==> flow/design.v <==
module sdram_cnt (clk, rst, en, we, addr_in, data_out, rdy, data_in, valid, Dq_out, Dq_in, Dq_oe, Addr, Ba, Cke, Cs_n, Ras_n, Cas_n, We_n, Dqm);
  parameter addr_bits =      11;
  parameter data_bits =      32;
  parameter t_cl      =       3;  
  parameter t_rfc     =       7;  
  input wire clk;
  input wire rst;
  input wire                   en;
  input wire                   we;
  input wire [addr_bits    :0] addr_in;
  input wire [data_bits - 1:0] data_in;
  output wire                  rdy;
  output reg [data_bits - 1:0] data_out;
  output reg                   valid;
  output reg [data_bits - 1:0] Dq_out;
  output reg [data_bits - 1:0] Dq_oe;
  input wire [data_bits - 1:0] Dq_in;
  output reg [addr_bits - 1:0] Addr;
  output reg             [1:0] Ba;
  output reg       Cke;
  output wire      Cs_n;
  output wire      Ras_n;
  output wire      Cas_n;
  output wire      We_n;
  output reg [3:0] Dqm;
  integer i;
  reg [3:0]  state, next_state;
  reg [13:0] ref_cnt;
  reg [3:0]  clk_cnt;
  wire dly_full = (ref_cnt == (100_000_000/10_000));
  reg [3:0] cmd;
  reg [2:0] init_step;
  assign {Cs_n, Ras_n, Cas_n, We_n} = cmd;
  wire ref_dly  = (ref_cnt == (100_000_000/150_000));
  wire ref_full = (ref_cnt == (100_000_000/128_000));
  reg ref_req, ref_err, idle;
  assign rdy = (idle & !ref_req & !ref_dly);
  always @(posedge clk)
  begin
    if(rst)
    begin
      state <= 0;
      for(i = 0; i < data_bits; i = i + 1)
      begin
        Dq_oe[i] <= 1'b0;
      end
      Ba <= 2'd0;
      Cke <= 1'b0;
      cmd <= 4'b1111;
      Dqm <= 4'b1111;
    end  
    else
    begin
      idle <= 1'b0;
      valid <= 1'b0;
      state <= state;
      next_state <= next_state;
      ref_cnt <= ref_cnt + 1;
      clk_cnt <= clk_cnt + 1;
      Dq_out <= Dq_out;
      Dq_oe <= Dq_oe;
      Addr <= Addr;
      Ba <= Ba;
      Cke <= Cke;
      cmd <= 4'b0111;
      Dqm <= Dqm;
      ref_req <= ref_req;
      ref_err <= ref_err;
      if(ref_dly)
        ref_req <= 1'b1;
      else if(ref_full)
        ref_err <= 1'b1;
      case(state)
        0:
        begin
          if(en)
          begin
            state <= 1;
            Cke <= 1'b0;
            ref_cnt <= 14'd0;  
          end
        end
        1:
        begin
          if(dly_full)
          begin
            state <= 2;
            clk_cnt <= 4'd0;
            Cke <= 1'b1;
            init_step <= 3'd0;
          end
        end
       2:
        begin
          clk_cnt <= 4'd0;
          init_step <= init_step + 1;
          case(init_step)
            3'd0:
            begin
              state <= 3;
              next_state <= 2;
            end
            3'd1:
            begin
              state <= 4;
              next_state <= 2;
            end
            3'd2:
            begin
              state <= 4;
              next_state <= 2;
            end
            3'd3:
            begin
              ref_err <= 1'b0;  
              state <= 5;
              next_state <= 6;
            end
          endcase
        end
        3:
        begin
          Addr[10] <= 1'b1;  
          case(clk_cnt)
            4'd0:
              cmd <= 4'b0010;
            4'd1:
            begin
              clk_cnt <= 4'd0;
              state <= next_state;
            end
          endcase
        end
        4:
        begin
          case(clk_cnt)
            4'd0:
            begin
              cmd <= 4'b0001;
              Ba <= 2'b11;
              ref_req <= 1'b0;
              ref_cnt <= 14'd0;
            end
            t_rfc:
              state <= next_state;
          endcase
        end
        5:
        begin
          case(clk_cnt)
            4'd0:
            begin
              cmd <= 4'b0000;
              Ba <= 2'd0;
              Addr <= {2'd0, 1'b0, 2'b00, 3'b011, 1'b0, 3'b000};
            end
            4'd1:
              state <= next_state;
          endcase
        end
        6:
        begin
          idle <= 1'b1;
          if(ref_req)
          begin
            state <= 4;
            next_state <= 6;
          end
          else if(en)
          begin
            idle <= 1'b0;
            clk_cnt <= 4'd0;
            Addr[10] <= 1'b0;  
            {Ba, Addr[9:0]} <= addr_in;
            Dqm <= 4'd0;
            Dq_out <= data_in;
            state <= 7;
            if(we)
              next_state <= 8;
            else
              next_state <= 9;
          end
        end
        7:
        begin
          case(clk_cnt)
            4'd0:
              cmd <= 4'b0011;
            4'd1:
            begin
              clk_cnt <= 4'd0;
              state <= next_state;
            end
          endcase
        end
        8:
        begin
          case(clk_cnt)
            4'd0:
            begin
              Dq_oe <= 32'hffffffff;
              cmd <= 4'b0100;
            end
            t_cl:
            begin
              clk_cnt <= 4'd0;
              state <= 3;
              next_state <= 6;
            end
          endcase
        end
        9:
        begin
          case(clk_cnt)
            4'd0:
            begin
              Dq_oe <= 32'd0;
              cmd <= 4'b0101;
            end
            t_cl:
            begin
              data_out <= Dq_in;
              valid <= 1'b1;
              clk_cnt <= 4'd0;
              state <= 3;
              next_state <= 6;
            end
          endcase
        end
      endcase
    end  
  end  
endmodule
**From RTL to reports: sdram_cnt**

The steps from the RTL of sdram_cnt to its reports follow in flow order.
Line numbers count from 1 in the design file above.
Cell names lack the library's common part.
Not given: -

- Top module: sdram_cnt
- Clock input: clk
- Library: sky130hd
- Timing corner: tt_025C_1v80

**Elaborated design**

Yosys after proc, flatten, opt, wreduce and memory -nomap, before mapping. Memory bits, and registers merged into a memory's read port (data or address), are not among the register bits. Print and check cells are not counted.

- Multiplexer cells: 56
- Equal/unequal tests: 31
- Bitwise operators: 4
- Reductions and logical operators: 29
- Add/subtract/negate cells: 3

Operators with widths:

| cell | number |
|---|---|
| 4-bit two-way mux | 15 |
| 10-bit two-way mux | 3 |
| 14-bit case mux with 2-bit select | 1 |
| 4-bit case mux with 7-bit select | 1 |
| 14-bit two-way mux | 2 |
| 4-bit case mux with 6-bit select | 1 |
| 4-bit case mux with 3-bit select | 2 |
| 4-bit by 3-bit equality test with 1-bit output with constant B | 5 |
| 5-bit AND reduction | 4 |
| 10-bit case mux with 2-bit select | 1 |
| 4-bit case mux with 5-bit select | 1 |
| 3-bit AND reduction | 5 |
| 3-bit two-way mux | 5 |
| 14-bit by 1-bit adder with 14-bit output with constant B | 1 |
| 14-bit by 10-bit equality test with 1-bit output with constant B | 1 |
| 14-bit equality test with constant B | 1 |
| 2-bit inequality test with constant B | 7 |
| 4-bit by 2-bit equality test with 1-bit output with constant B | 3 |
| 1-bit two-way mux | 12 |
| 2-bit two-way mux | 6 |
| 10-bit nonzero test | 1 |
| 2-bit by 1-bit inequality test with 1-bit output with constant B | 4 |
| 2-bit nonzero test | 4 |
| 4-bit by 1-bit equality test with 1-bit output with constant B | 2 |
| 4-bit equality test with constant B | 2 |
| 4-bit logical NOT | 2 |
| 8-bit AND reduction | 1 |
| 4-bit case mux with 2-bit select | 1 |

Other operator kinds: 19; their cells: 29.

- Word-level cells: 140
- Bits of input ports: 80
- Register bits after elaboration: 119

**Logic depth**

Longest topological path by Yosys (ltp), each cell counted once; first at word level (registers and memories cut), then after technology mapping (sequential cells cut; the memories' decode and read muxes count).

- Depth in word-level cells: 4
- ABC_AREA: 1
- Depth in mapped cells: 11
- Mapped depth without buffers: 10

**Mapped cells and area**

Source: synth_stat.txt of the flow (Yosys; design flattened, memories mapped). It holds for the ABC_AREA given above (unset counts as 0); a run with the other value may have another netlist.

Cells by type:

| cell type | number | total area (sq um) |
|---|---|---|
| edfxtp_1 | 103 | 3.09E+03 |
| buf_4 | 35 | 262.752 |
| dfxtp_1 | 13 | 260.25 |
| nand2_1 | 57 | 213.955 |
| nor2_1 | 55 | 206.448 |
| inv_1 | 44 | 165.158 |
| ha_1 | 11 | 137.632 |
| nand3_1 | 20 | 100.096 |
| o21ai_0 | 17 | 85.082 |
| a21oi_1 | 16 | 80.077 |
| nand4_1 | 9 | 56.304 |
| nor3_1 | 9 | 45.043 |
| nor2_2 | 6 | 37.536 |
| nor2_4 | 2 | 22.522 |
| nand3_2 | 2 | 20.019 |
| nand2_2 | 3 | 18.768 |
| xor2_1 | 2 | 17.517 |
| a21oi_4 | 1 | 16.266 |

Other cell types: 21; their cells: 27.

- Mapped cells: 432
- Area of sequential cells: 3353.2 sq um
- Buffer cells: 38
- Mapped flip-flops: 116
- Synthesis area: 5022.3 sq um

**Timing after synthesis**

Source: OpenSTA report_checks on the synthesized netlist (no wires, ideal clock, input and output delay 20% of the period each), path of least setup slack; recovery checks are left aside. Register names are those of the netlist, which keeps one name where synthesis merged equal registers.

- Path kind: input-to-reg
- Start: input port en
- End: register Dq_out[0]
- Buffers on the path: 0
- Period: 3.72 ns
- Stages on the path: 2
- Time at the first pin: 0.744 ns
- Setup time: 0.463 ns
- Data required time: 3.257 ns
- Delay of the path: 2.822 ns
- External input delay: 0.744 ns
- Path slack: 0.154 ns
- Arrival: 3.103 ns
- Synthesis period reached: 3.566 ns

"delay of the path" is the arrival time less input delay plus setup time.
"stages on the path": output pins that drive a net of the path, with the launching flip-flop's if there is one; two outputs of one cell count as two.
"synthesis period reached" is the clock period less the worst setup slack; recovery checks do not enter. This is arithmetic on one report: input and output delays are still those of the set period (20% each).
Between the ends stands the longest chain of elaborated cells between them, by number of cells; it is not shown to be the way that was timed. Of several equally long chains one is given.
Each line given opens the expression or statement behind the cell; cells for indexed reads and writes are added by Yosys, which also makes memories of some case tables.

- Cells stage by stage: inv_1 -> nor3_1
- Cells in the longest elaborated chain: 1
- Elaborated cells between the ends (all ways): 1
- Source lines of those cells: 0
- Those cells by class: reduce/logical: 1

Ends and longest elaborated chain, post-synthesis:

| element | line | RTL |
|---|---|---|
| start: declaration | 8 | `input wire                   en;` |
| 4-bit AND reduction | - |  |
| end: assignment | 60 | `Dq_out <= Dq_out;` |
| end: assignment | 176 | `Dq_out <= data_in;` |
| end: declaration | 15 | `output reg [data_bits - 1:0] Dq_out;` |

**Timing after layout**

From the final timing report of run 1: the path of least setup slack in the routed layout; clock arrival at registers is part of the times.

- Path kind: reg-to-output
- Start: register ref_cnt[10]
- End: output port rdy
- Time at the first pin: 0.41 ns
- Buffers on the path: 1
- Period: 2.18 ns
- Stages on the path: 7
- Path slack: 0.10 ns
- Arrival: 1.64 ns
- External output delay: 0.44 ns
- Data required time: 1.74 ns

Between the ends stands the longest chain of elaborated cells between them, by number of cells; it is not shown to be the way that was timed. Of several equally long chains one is given.
At most two assigning lines are given for a register; there are more.

- Cells stage by stage: edfxtp_1 -> inv_1 -> nand4_1 -> nor3_2 -> nand4_1 -> and3_1 -> clkbuf_2
- Cells in the longest elaborated chain: 3
- Elaborated cells between the ends (all ways): 3
- Source lines of those cells: 2
- Those cells by class: eq/ne: 1; logic: 1; reduce/logical: 1

Ends and longest elaborated chain, post-layout:

| element | line | RTL |
|---|---|---|
| start: declaration | 28 | `reg [13:0] ref_cnt;` |
| start: assignment | 58 | `ref_cnt <= ref_cnt + 1;` |
| start: assignment | 80 | `ref_cnt <= 14'd0;` |
| 14-bit by 10-bit equality test with 1-bit output | 34 | `wire ref_dly  = (ref_cnt == (100_000_000/150_000));` |
| 1-bit logical NOT | 37 | `assign rdy = (idle & !ref_req & !ref_dly);` |
| 1-bit bitwise AND | 37 |  |
| end: declaration | 12 | `output wire                  rdy;` |

Wiki page: sdram_cnt / flow data

Record of 2 stored runs of the RTL-to-layout flow on sdram_cnt, platform sky130hd. The runs are unordered. Constraints: input delay and output delay 20% of the set period each, output load 0.01 pF.
"achieved clock period" is the run's clock period less its worst setup slack. It is reckoned from that one timing run; input and output delays stay at 20% of the period that was set.
"allowed time less slack (worst setup path)" is the time allowed to the run's worst setup path (the clock period less input and output delay, where it has them) less its slack. Clock arrival times count: a late capture clock shortens it, a late launch clock lengthens it.
"power consumption" rests on the timing tool's default activity at the inputs, not on a simulated workload.

### Run 1

Settings: `period_ns=2.18`, `CORE_UTILIZATION=35`, `PLACE_DENSITY=0.6`, `HOLD_SLACK_MARGIN=-0.07`, `CORE_ASPECT_RATIO=0.96`, `CORE_MARGIN=5`, `ABC_AREA=1`, `GPL_ROUTABILITY_DRIVEN=0`, `CTS_CLUSTER_SIZE=56`, `CAP_MARGIN=20`, `SLEW_MARGIN=20`, `MIN_ROUTING_LAYER=met1`

- Die size: 16846.0 sq um
- Post-route setup TNS: 0.000 ns
- Mapped cell area after synthesis: 5022.3 sq um
- Post-route worst hold slack: 0.512 ns
- Final utilization: 55.7 %
- Standard-cell area after layout: 7749.9 sq um
- Achieved clock period: 2.079 ns
- Worst setup slack after layout: 0.101 ns
- Allowed time less slack (worst setup path): 1.64 ns
- Critical path kind: reg-to-output
- Power consumption: 0.007486 W

### Run 2

Settings: `period_ns=2.97`, `CORE_UTILIZATION=49`, `PLACE_DENSITY=0.57`, `CORE_ASPECT_RATIO=0.98`, `CORE_MARGIN=3`, `GPL_TIMING_DRIVEN=1`, `GPL_ROUTABILITY_DRIVEN=1`, `CTS_CLUSTER_SIZE=45`, `MIN_ROUTING_LAYER=met1`, `MAX_ROUTING_LAYER=met4`, `CAP_MARGIN=20`, `SLEW_MARGIN=20`

- Die size: 11343.3 sq um
- Post-route setup TNS: 0.000 ns
- Mapped cell area after synthesis: 4949.7 sq um
- Post-route worst hold slack: 0.468 ns
- Final utilization: 78.5 %
- Standard-cell area after layout: 7558.5 sq um
- Achieved clock period: 2.699 ns
- Worst setup slack after layout: 0.271 ns
- Allowed time less slack (worst setup path): 2.10 ns
- Critical path kind: reg-to-output
- Power consumption: 0.005085 W
